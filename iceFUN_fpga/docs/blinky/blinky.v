==> flow/design.v <==
module top (clk, led1, led2, led3, led4, led5, led6, led7, led8, lcol1, lcol2, lcol3, lcol4 );
    input clk;
    output led1;
    output led2;
    output led3;
    output led4;
    output led5;
    output led6;
    output led7;
    output led8;
    output lcol1;
    output lcol2;
    output lcol3;
    output lcol4;
    reg [31:0] counter = 32'b0;
    assign {led8, led7, led6, led5, led4, led3, led2, led1} = counter[26:19] ^ 8'hff; 
    assign {lcol4, lcol3, lcol2, lcol1} = 4'b1110;
    always @ (posedge clk) begin
        counter <= counter + 1;
    end
endmodule
# Reports on top
# What the tools print for top, step after step.
# Line numbers count from 1 in the design file above.
# Cell names lack the library's common part.
# Not given: n/a
dict set report setup {
  top_module {top}
  clk_port {clk}
  cell_library {sky130hd}
  corner {tt_025C_1v80}
}

# Word level
# Counts by Yosys on the flattened word-level netlist (proc, flatten, opt, wreduce; memories kept). Register bits leave out memories and registers merged into their read ports (data or address); mux counts leave out enables and synchronous resets folded into registers. Print and check cells are left out. Cells with the same type and inputs are merged into one.
dict set report bits {
  reg_bits 32
  input_bits 1
  out_inout_bits 12
  wordCells 3
}
dict set report classes {
  n_addsub 1
  n_logic 1
}
# op count
set op_table {}
lappend op_table {{adder 32 x 1 -> 32 bit with constant B} 1}
lappend op_table {{inverter 8 bit} 1}

# Logic depth
# Yosys ltp: most cells in a row. Word level: on the elaborated netlist, between registers, memories and ports. Mapped: between sequential cells and ports; inverters and the memories' decode and read muxes count.
dict set report depth {
  ltp_word 1
  ABC_AREA 0
  ltp_mapped 5
  depth_no_buf 5
}

# After synthesis
# The flow's flattened synthesis, as Yosys stat reports it; memories are mapped. The netlist is that of the ABC_AREA named above (0 if unset); the other value can give another one.
# Totals and module areas in this step are rounded.
dict set report mapped {
  cell_count 108
  mapped_area_um2 1130
  seqArea_um2 541
  ffs 27
  n_buf 5
}
# cell count area_total_um2
set by_type {}
lappend by_type {dfxtp_1 27 540.518}
lappend by_type {xnor2_1 16 140.134}
lappend by_type {xor2_1 9 78.826}
lappend by_type {nand4_4 3 63.811}
lappend by_type {nand3_1 11 55.053}
lappend by_type {nor4_4 2 42.541}
lappend by_type {inv_1 9 33.782}
lappend by_type {and3_1 5 31.28}
lappend by_type {buf_4 4 30.029}
lappend by_type {nand2_1 6 22.522}
lappend by_type {nand4_1 3 18.768}
lappend by_type {nor2_1 4 15.014}
lappend by_type {nor3_1 3 15.014}
lappend by_type {ha_1 1 12.512}
lappend by_type {nor3_2 1 10.01}
lappend by_type {and4_1 1 8.758}
lappend by_type {conb_1 2 7.507}
lappend by_type {clkbuf_1 1 3.754}

# Path before layout
# OpenSTA on the mapped netlist: ideal clock, no wires. The path of least setup slack (recovery checks aside). Input and output delay are each 20% of the period. Register names are those of the netlist, which keeps one name where synthesis merged equal registers.
dict set report synth_path {
  path_kind {flip-flop to flip-flop}
  from {register counter[0]}
  to {register counter[22]}
  period_ps 1840
  setup_ps 118
  t_first_pin_ps 0
  arrival_time_ps 1309
  required_time_ps 1722
  slack_ps 413
  path_delay_ps 1427
  path_stages 6
  n_path_buf 0
  synth_period_reached_ps 1427
}
# "path_delay_ps" is the arrival time less input delay plus setup time.
# "path_stages": output pins that drive a net of the path, with the launching flip-flop's if there is one; two outputs of one cell count as two.
# "synth_period_reached_ps" is the clock period less the worst setup slack; recovery checks do not enter. This is arithmetic on one report: input and output delays are still those of the set period (20% each).
# The rows between start and end are the longest chain of elaborated cells between them; the timing report does not say that the signal goes this way. Where chains are equally long, one stands for them.
# A line is the first line of the expression or statement that the cell stems from. Yosys adds cells for indexed reads and writes and turns some case tables into memories.
dict set report synth_between {
  path_cell_list {dfxtp_1 > ha_1 > nand2_1 > nor4_4 > nand4_1 > xnor2_1}
  elab_chain_len 1
  cells_between 1
  cone_lines 1
  cone_classes {add/sub (1)}
}
# item line_no
set synth_rtl {}
lappend synth_rtl {{start, declared} 15} ;# reg [31:0] counter = 32'b0;
lappend synth_rtl {{start, assigned} 19} ;# counter <= counter + 1;
lappend synth_rtl {{adder 32 x 1 -> 32 bit} 19}
lappend synth_rtl {{end, assigned} 19}
lappend synth_rtl {{end, declared} 15}

# Worst path after layout
# From the final timing report of run A: the path of least setup slack in the routed layout; clock arrival at registers is part of the times.
# The path's times are printed in steps of 10 ps; the period is the one set.
dict set report layout_path {
  path_kind {flip-flop to flip-flop}
  from {register counter[1]}
  to {register counter[18]}
  period_ps 991
  setup_ps 90
  t_first_pin_ps 320
  arrival_time_ps 1670
  required_time_ps 1220
  slack_ps -450
  path_stages 7
  n_path_buf 1
}
# The rows between start and end are the longest chain of elaborated cells between them; the timing report does not say that the signal goes this way. Where chains are equally long, one stands for them.
dict set report layout_between {
  path_cell_list {dfxtp_4 > ha_4 > nand2_4 > nor4_4 > buf_4 > nand2_1 > xnor2_1}
  elab_chain_len 1
  cells_between 1
  cone_lines 1
  cone_classes {add/sub (1)}
}
# item line_no
set layout_rtl {}
lappend layout_rtl {{start, declared} 15} ;# reg [31:0] counter = 32'b0;
lappend layout_rtl {{start, assigned} 19} ;# counter <= counter + 1;
lappend layout_rtl {{adder 32 x 1 -> 32 bit} 19}
lappend layout_rtl {{end, assigned} 19}
lappend layout_rtl {{end, declared} 15}

; Settings and measured results of 2 stored flow runs for module top (sky130hd), not sorted in any way. The constraints put input and output delay at 20% of the set period each and load the outputs with 0.01 pF.
; By "power_uw" is meant OpenSTA's value without simulated activity: inputs other than the clock are taken to toggle once in ten clock periods, and the tool carries that through the logic.
; Values from the reports are rounded here.

[run A: settings]
period_ns = 0.991
CORE_UTILIZATION = 57
SETUP_SLACK_MARGIN = 0.03
PLACE_DENSITY = 0.9
HOLD_SLACK_MARGIN = -0.04
CELL_PAD_IN_SITES_GLOBAL_PLACEMENT = 2
TNS_END_PERCENT = 15
GPL_ROUTABILITY_DRIVEN = 1
CTS_CLUSTER_DIAMETER = 339
CAP_MARGIN = 35
MAX_ROUTING_LAYER = met4
CORE_MARGIN = 2
SLEW_MARGIN = 20
[run A: results]
yosys_chip_area_um2 = 1130
die_area_um2 = 2350
fin_util_pct = 91.1
worstSetupSlack_ps = -452
holdWs_ps = 463
power_uw = 1560

[run B: settings]
period_ns = 0.989
CORE_UTILIZATION = 16
PLACE_DENSITY_LB_ADDON = 0.19
CORE_ASPECT_RATIO = 1.03
GPL_TIMING_DRIVEN = 0
SLEW_MARGIN = 25
MIN_ROUTING_LAYER = met2
CAP_MARGIN = 20
CORE_MARGIN = 2
[run B: results]
yosys_chip_area_um2 = 1130
die_area_um2 = 7750
fin_util_pct = 25.5
worstSetupSlack_ps = -366
holdWs_ps = 443
power_uw = 1700
